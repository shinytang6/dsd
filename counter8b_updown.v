==> flow/design.v <==
module counter8b_updown(output reg [7:0] count, input clk,reset,dir);
always @(posedge clk or posedge reset) begin
  if(reset) count <=  8'b0;
  else 
    if(dir) begin
      if(count < 8'b1111_1111)
         count <= count + 1;
      else 
         count <= 8'b0;
    end
    else begin
      if(count > 8'b0000_0000)
         count <= count - 1;
      else 
         count <= 8'b1111_1111;
    end
end
endmodule
---- Reports on counter8b_updown ----
The steps from the RTL of counter8b_updown to its reports follow in flow order.
Lines are those of the file above, counted from 1.
Operators carry their Yosys type and port widths (W data, S select, Z words).
Cell names lack the library's common part.
The mark - stands for no value.
set-up
  top module .............................. counter8b_updown
  clock input ............................. clk
  cell library ............................ sky130hd
  timing corner ........................... tt_025C_1v80

---- Word level ----
Yosys after proc, flatten, opt, wreduce and memory -nomap, before mapping. Enables and synchronous resets that opt folds into registers are not counted as muxes. Memory bits, and registers merged into a memory's read port (data or address), are not among the register bits. Print and check cells are not counted. Equal cells are merged and count once.
word-level totals
  input port bits ......................... 3
  register bits ........................... 8
  output and inout port bits .............. 8
  cells after elaboration ................. 8
operators by class
  multiplexer cells ....................... 3
  magnitude comparators ................... 2
  add/sub/neg operators ................... 2
operators with widths
  cell                   number
  $mux W8                3
  $add A8 B1 Y8 const B  1
  $sub A8 B1 Y8 const B  1
  $gt A8 B1 Y1 const B   1
  $lt A8 B8 Y1 const B   1

---- Depth ----
Depth = most cells in a row (Yosys ltp): at word level without a register or memory, in the mapped netlist without a sequential cell, where the memories' decode and read muxes count.
depth
  depth after elaboration ................. 3
  ABC_AREA ................................ 0
  depth in mapped cells ................... 6
  mapped depth without buffers ............ 6

---- Mapped cells and area ----
Yosys stat after the flow's synthesis: flattened, memories mapped to cells. It holds for the ABC_AREA given above (unset counts as 0); a run with the other value may have another netlist.
cells by type
  type      number  total area (sq um)
  dfrtp_1   8       200.192
  ha_1      3       37.536
  xnor2_1   3       26.275
  nand3_1   5       25.024
  a21oi_1   4       20.019
  nor3_1    4       20.019
  o21ai_0   4       20.019
  inv_1     4       15.014
  nand2_1   4       15.014
  nor2_1    4       15.014
  o221ai_2  1       15.014
  buf_6     1       11.261
  or3_4     1       11.261
  or4_4     1       11.261
  a21bo_2   1       10.01
  mux2i_1   1       10.01
  a32oi_1   1       8.758
  nand4b_1  1       8.758
Other cell types: 16; their cells: 17.
synthesis totals
  sequential part of the area ............. 200.2 sq um
  cell area after synthesis ............... 595.6 sq um
  cell count .............................. 68
  flip-flop cells ......................... 8
  buffers ................................. 5

---- Timing after synthesis ----
Path of least setup slack by OpenSTA after synthesis, without wires, with an ideal clock, recovery checks aside; 20% of the period is set as input and as output delay. Where synthesis merged equal registers, the netlist keeps one of their names.
timing post-synthesis
  path type ............................... reg-to-reg
  start ................................... register count[0]
  end ..................................... register count[3]
  arrival time ............................ 1.742 ns
  data required time ...................... 2.744 ns
  time at the first pin ................... 0.000 ns
  path slack .............................. 1.002 ns
  setup time .............................. 0.086 ns
  buffers on the path ..................... 0
  path delay .............................. 1.828 ns
  stages .................................. 7
  period .................................. 2.83 ns
  synthesis period reached ................ 1.828 ns
"path delay" = arrival - input delay + setup time.
"stages": output pins that drive a net of the path, with the launching flip-flop's if there is one; two outputs of one cell count as two.
"synthesis period reached" = period - worst setup slack (recovery checks aside). The figure is calculated, with input and output delays left at 20% of the set period.
The rows between start and end are the longest chain of elaborated cells between them; the timing report does not say that the signal goes this way. Where chains are equally long, one stands for them.
A line is the first line of the expression or statement that the cell stems from. Yosys adds cells for indexed reads and writes and turns some case tables into memories.
A register here has more assigning lines than the two given.
on the way, post-synthesis
  path through ............................ dfrtp_1 inv_1 ha_1 or3b_2 or3_4 a21boi_1 o221ai_2
  length of the longest elaborated chain .. 3
  elaborated cells between the ends (all ways) .. 7
  RTL lines with such cells ............... 5
  classes of those cells .................. add/sub (2); compare (2); mux (3)
RTL lines, path post-synthesis
  item             line  source
  start, declared  1     module counter8b_updown(output reg [7:0] count, input clk,reset,dir);
  start, assigned  7     count <= count + 1;
  start, assigned  13    count <= count - 1;
  $sub A8 B1 Y8    13
  $mux W8          12    if(count > 8'b0000_0000)
  $mux W8          5     if(dir) begin
  end, assigned    7
  end, assigned    13
  end, declared    1

---- Worst path after layout ----
From the final timing report of run 1: the path of least setup slack in the routed layout; clock arrival at registers is part of the times.
timing post-layout
  path type ............................... reg-to-output
  start ................................... register count[6]
  end ..................................... output count[6]
  arrival time ............................ 1.26 ns
  path slack .............................. 0.45 ns
  buffers on the path ..................... 1
  period .................................. 2.13 ns
  data required time ...................... 1.70 ns
  time at the first pin ................... 0.26 ns
  stages .................................. 2
  external output delay ................... 0.43 ns
A register here has more assigning lines than the two given.
on the way, post-layout
  path through ............................ dfrtp_2 clkdlybuf4s50_1
  length of the longest elaborated chain .. 0
  elaborated cells between the ends (all ways) .. 0
  RTL lines with such cells ............... 0
RTL lines, path post-layout
  item             line  source
  start, declared  1     module counter8b_updown(output reg [7:0] count, input clk,reset,dir);
  start, assigned  7     count <= count + 1;
  start, assigned  13    count <= count - 1;
  end, declared    1

Record of 2 stored runs of the RTL-to-layout flow on counter8b_updown, platform sky130hd. The runs are unordered. Constraints: input delay and output delay 20% of the set period each, output load 0.01 pF.
"achieved clock period (ns)" means the clock period less the worst setup slack. The figure is calculated, with input and output delays left at 20% of the set period.
"worst setup path time (ns)" is the time allowed to the run's worst setup path (the clock period less input and output delay, where it has them) less its slack. Clock arrival times count: a late capture clock shortens it, a late launch clock lengthens it.
"finish__power__total" is the tool's figure for a default switching activity; nothing was simulated.

Flow files of run 1
==> flow/run.sh <==
#!/bin/bash
# the make line also repeats the synthesis and layout settings of config.mk as NAME=value (left out here)
make -C /OpenROAD-flow-scripts/flow DESIGN_CONFIG=/design/flow/config.mk WORK_HOME=/design/flow/orfs CLKGATE_MAP_FILE= finish
==> flow/config.mk <==
export PLATFORM = sky130hd
export DESIGN_NAME = counter8b_updown
export DESIGN_NICKNAME = counter8b_updown
export VERILOG_FILES = /design/flow/design.v
export SDC_FILE = /design/flow/constraint.sdc
export NUM_CORES = 4
export LEC_CHECK = 0
export CAP_MARGIN = 30
export CELL_PAD_IN_SITES_GLOBAL_PLACEMENT = 1
export CORE_MARGIN = 3
export CORE_UTILIZATION = 49
export GPL_ROUTABILITY_DRIVEN = 0
export HOLD_SLACK_MARGIN = 0.2
export PLACE_DENSITY_LB_ADDON = 0.22
export SETUP_SLACK_MARGIN = 0.49
export SLEW_MARGIN = 15
==> flow/constraint.sdc <==
create_clock -name core_clock -period 2.13 [get_ports {clk}]
set_input_delay 0.4260 -clock core_clock [delete_from_list [all_inputs] [get_ports {clk}]]
set_output_delay 0.4260 -clock core_clock [all_outputs]
set_load 0.01 [all_outputs]

report of run 1
yosys chip area after synthesis (um^2): 595.6
finish__design__die__area: 1670.0
finish__design__instance__area__stdcell: 847.1
finish__design__instance__utilization: 0.8206
finish__timing__setup__ws: 0.448
finish__timing__setup__tns: 0.000
finish__timing__hold__ws: 0.414
finish__power__total: 1.117e-03
achieved clock period (ns): 1.682
worst setup path time (ns): 1.26
worst setup path kind: reg-to-output

Flow files of run 2
==> flow/run.sh <==
#!/bin/bash
# the make line also repeats the synthesis and layout settings of config.mk as NAME=value (left out here)
make -C /OpenROAD-flow-scripts/flow DESIGN_CONFIG=/design/flow/config.mk WORK_HOME=/design/flow/orfs CLKGATE_MAP_FILE= finish
==> flow/config.mk <==
export PLATFORM = sky130hd
export DESIGN_NAME = counter8b_updown
export DESIGN_NICKNAME = counter8b_updown
export VERILOG_FILES = /design/flow/design.v
export SDC_FILE = /design/flow/constraint.sdc
export NUM_CORES = 4
export LEC_CHECK = 0
export ABC_AREA = 1
export CAP_MARGIN = 20
export CORE_ASPECT_RATIO = 1.08
export CORE_MARGIN = 10
export CORE_UTILIZATION = 48
export CTS_CLUSTER_DIAMETER = 212
export CTS_CLUSTER_SIZE = 18
export GPL_ROUTABILITY_DRIVEN = 0
export GPL_TIMING_DRIVEN = 0
export HOLD_SLACK_MARGIN = -0.08
export MIN_ROUTING_LAYER = met1
export PLACE_DENSITY = 0.43
export SETUP_SLACK_MARGIN = 0.12
export SLEW_MARGIN = 20
==> flow/constraint.sdc <==
create_clock -name core_clock -period 1.84 [get_ports {clk}]
set_input_delay 0.3680 -clock core_clock [delete_from_list [all_inputs] [get_ports {clk}]]
set_output_delay 0.3680 -clock core_clock [all_outputs]
set_load 0.01 [all_outputs]

report of run 2
yosys chip area after synthesis (um^2): 673.1
finish__design__die__area: 3301.3
finish__design__instance__area__stdcell: 819.5
finish__design__instance__utilization: 0.6460
finish__timing__setup__ws: 0.192
finish__timing__setup__tns: 0.000
finish__timing__hold__ws: 0.352
finish__power__total: 1.401e-03
achieved clock period (ns): 1.648
worst setup path time (ns): 1.28
worst setup path kind: reg-to-output
