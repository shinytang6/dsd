==> flow/design.v <==
module LFSR(output reg [1:26] q,
            input clk,
            input rst_n,
            input load,
            input [1:26] din
            );
always @(posedge clk) begin
  if(~rst_n)
    q <= 26'b0;
  else begin
    if(load) 
      q <= (|din) ? din : 26'b01;
    else begin
      if(q == 26'b0)
        q <= 26'b01;
      else begin
	q[26] <= q[25];
	q[9:25] <= q[8:24];
	q[8] <= q[26] ^ q[7];
	q[7] <= q[26] ^ q[6];
	q[2:6] <= q[1:5];
	q[1] <= q[26];
      end
   end
  end
end
endmodule
From RTL to reports: LFSR
What the tools print for LFSR, step after step.
Line numbers count from 1 in the design file above.
Cell names lack the library's common part.
{ "setup": {"top_module": "LFSR", "clock_port": "clk", "library": "sky130hd", "lib_corner": "tt_025C_1v80"} }

Word level
Counts by Yosys on the flattened word-level netlist (proc, flatten, opt, wreduce; memories kept). Register bits leave out memories and registers merged into their read ports (data or address); mux counts leave out enables and synchronous resets folded into registers. Print and check cells are left out. Cells with the same type and inputs are merged into one.
{ "classes": {"n_mux": 13, "logic": 2, "reduce_logical": 2} }
{ "ops": {"columns": ["op", "count"], "rows": [
  ["17-bit 2-to-1 mux", 2],
  ["26-bit zero test", 1],
  ["26-bit OR reduction", 1],
  ["26-bit 2-to-1 mux", 1],
  ["5-bit 2-to-1 mux", 2],
  ["1-bit 2-to-1 mux", 8],
  ["1-bit XOR", 2]
]} }
{ "bits": {"reg_bits": 26, "inputBits": 29, "wordCells": 18} }

Depth
Depth = most cells in a row (Yosys ltp): at word level without a register or memory, in the mapped netlist without a sequential cell, where the memories' decode and read muxes count.
{ "depth": {"depth_word": 3, "ABC_AREA": 0, "depth_mapped": 4} }

Netlist
Source: synth_stat.txt of the flow (Yosys; design flattened, memories mapped). It holds for the ABC_AREA given above (unset counts as 0); a run with the other value may have another netlist.
{ "synth_totals": {"mapped_cells": 107, "mapped_area_um2": 1129.8, "seq_area_um2": 520.5, "ff_cells": 26, "buffers": 5} }
{ "types": {"columns": ["cell_type", "count", "area_total_um2"], "rows": [
  ["dfxtp_1", 26, 520.499],
  ["mux2i_1", 23, 230.221],
  ["nor2b_1", 23, 143.888],
  ["nor4_1", 8, 50.048],
  ["nor4_2", 4, 50.048],
  ["xnor2_1", 2, 17.517],
  ["and2_1", 2, 12.512],
  ["nand4_1", 2, 12.512],
  ["buf_6", 1, 11.261],
  ["nor2_1", 3, 11.261],
  ["nand3_1", 2, 10.01],
  ["o21ai_0", 2, 10.01],
  ["o311a_1", 1, 10.01],
  ["and2b_1", 1, 7.507],
  ["buf_4", 1, 7.507],
  ["clkbuf_1", 2, 7.507],
  ["nand2_1", 2, 7.507],
  ["buf_2", 1, 5.005],
  ["o21ai_1", 1, 5.005]
]} }

Path before layout
Source: OpenSTA report_checks on the synthesized netlist (no wires, ideal clock, input and output delay 20% of the period each), path of least setup slack; recovery checks are left aside. Register names are those of the netlist, which keeps one name where synthesis merged equal registers.
{ "synth_timing": {"path_type": "register -> register", "from": "register q[26]", "to": "register q[26]", "clock_period_ns": 1.1, "setup_time_ns": 0.122, "launch_ns": 0.000, "arrival_ns": 0.904, "setup_slack_ns": 0.075, "delay_ns": 1.026, "driving_pins": 5, "path_buffers": 0, "synth_period_reached_ns": 1.025} }
"delay_ns" = arrival - input delay + setup time.
"driving_pins" counts driving pins, that of a launching flip-flop among them; a cell with two outputs on the path counts twice.
"synth_period_reached_ns" is the clock period less the worst setup slack; recovery checks do not enter. This is arithmetic on one report: input and output delays are still those of the set period (20% each).
The rows between start and end are the longest chain of elaborated cells between them; the timing report does not say that the signal goes this way. Where chains are equally long, one stands for them.
A line is the first line of the expression or statement that the cell stems from. Yosys adds cells for indexed reads and writes and turns some case tables into memories.
At most two assigning lines are given for a register; there are more.
{ "synth_between": {"path_cell_list": "dfxtp_1 > nor4_1 > nand4_1 > nor2_1 > o311a_1", "elab_chain_len": 3, "cone_cells": 3, "lines_between": 2, "cone_classes": "mux: 2; reduce/logical: 1"} }
{ "synth_lines": {"columns": ["item", "line", "source"], "rows": [
  ["from (decl)", 1, "module LFSR(output reg [1:26] q,"],
  ["from (assign)", 12, "q <= (|din) ? din : 26'b01;"],
  ["from (assign)", 17, "q[26] <= q[25];"],
  ["26-bit zero test", 14, "if(q == 26'b0)"],
  ["1-bit 2-to-1 mux", 14, null],
  ["1-bit 2-to-1 mux", 11, "if(load)"],
  ["to (assign)", 12, null],
  ["to (assign)", 17, null],
  ["to (decl)", 1, null]
]} }

Path in the finished layout
From the final timing report of flow run A: the path of least setup slack in the routed layout; clock arrival at registers is part of the times.
{ "layout_timing": {"path_type": "register -> output", "from": "register q[20]", "to": "output q[20]", "clock_period_ns": 1.53, "out_delay_ns": 0.31, "launch_ns": 0.27, "arrival_ns": 0.91, "setup_slack_ns": 0.32, "driving_pins": 2, "path_buffers": 1} }
At most two assigning lines are given for a register; there are more.
{ "layout_between": {"path_cell_list": "dfxtp_1 > dlygate4sd2_1", "elab_chain_len": 0, "cone_cells": 0, "lines_between": 0} }
{ "layout_lines": {"columns": ["item", "line", "source"], "rows": [
  ["from (decl)", 1, "module LFSR(output reg [1:26] q,"],
  ["from (assign)", 12, "q <= (|din) ? din : 26'b01;"],
  ["from (assign)", 18, "q[9:25] <= q[8:24];"],
  ["to (decl)", 1, null]
]} }

Wiki page: LFSR / flow data

Record of 2 stored runs of the RTL-to-layout flow on LFSR, platform sky130hd. The runs are unordered. Constraints: input delay and output delay 20% of the set period each, output load 0.01 pF.
"achieved clock period (ns)" = clock period - worst setup slack. The figure is calculated, with input and output delays left at 20% of the set period.
"worst setup path time (ns)": the worst setup path's part of the clock period (all of it between registers, 20% less for each end at a port) less its slack. A launch clock that arrives late makes it longer, a capture clock that arrives late makes it shorter.
"finish__power__total" rests on the timing tool's default activity at the inputs, not on a simulated workload.

settings of flow run A
{
  "period_ns": 1.53,
  "CORE_UTILIZATION": 24,
  "SETUP_SLACK_MARGIN": 0.32,
  "PLACE_DENSITY_LB_ADDON": 0.14,
  "HOLD_SLACK_MARGIN": 0.21,
  "TNS_END_PERCENT": 45,
  "ABC_AREA": 0,
  "GPL_ROUTABILITY_DRIVEN": 0,
  "CTS_CLUSTER_SIZE": 92,
  "SLEW_MARGIN": 0,
  "CAP_MARGIN": 20,
  "CORE_MARGIN": 2
}
report of flow run A
yosys chip area after synthesis (um^2): 1129.8
finish__design__die__area: 5272.2
finish__design__instance__area__stdcell: 1863.0
finish__design__instance__utilization: 0.4192
finish__timing__setup__ws: 0.318
finish__timing__setup__tns: 0.000
finish__timing__hold__ws: 0.378
finish__power__total: 1.644e-03
achieved clock period (ns): 1.212
worst setup path time (ns): 0.91
worst setup path kind: register -> output

settings of flow run B
{
  "period_ns": 0.954,
  "CORE_UTILIZATION": 18,
  "SETUP_SLACK_MARGIN": 0.08,
  "PLACE_DENSITY": 0.55,
  "CORE_ASPECT_RATIO": 1.88,
  "CELL_PAD_IN_SITES_GLOBAL_PLACEMENT": 1,
  "SLEW_MARGIN": 40,
  "CAP_MARGIN": 20,
  "CORE_MARGIN": 2
}
report of flow run B
yosys chip area after synthesis (um^2): 1129.8
finish__design__die__area: 6958.3
finish__design__instance__area__stdcell: 2230.9
finish__design__instance__utilization: 0.3687
finish__timing__setup__ws: -0.168
finish__timing__setup__tns: -0.574
finish__timing__hold__ws: 0.364
finish__power__total: 2.949e-03
achieved clock period (ns): 1.122
worst setup path time (ns): 1.12
worst setup path kind: register -> register
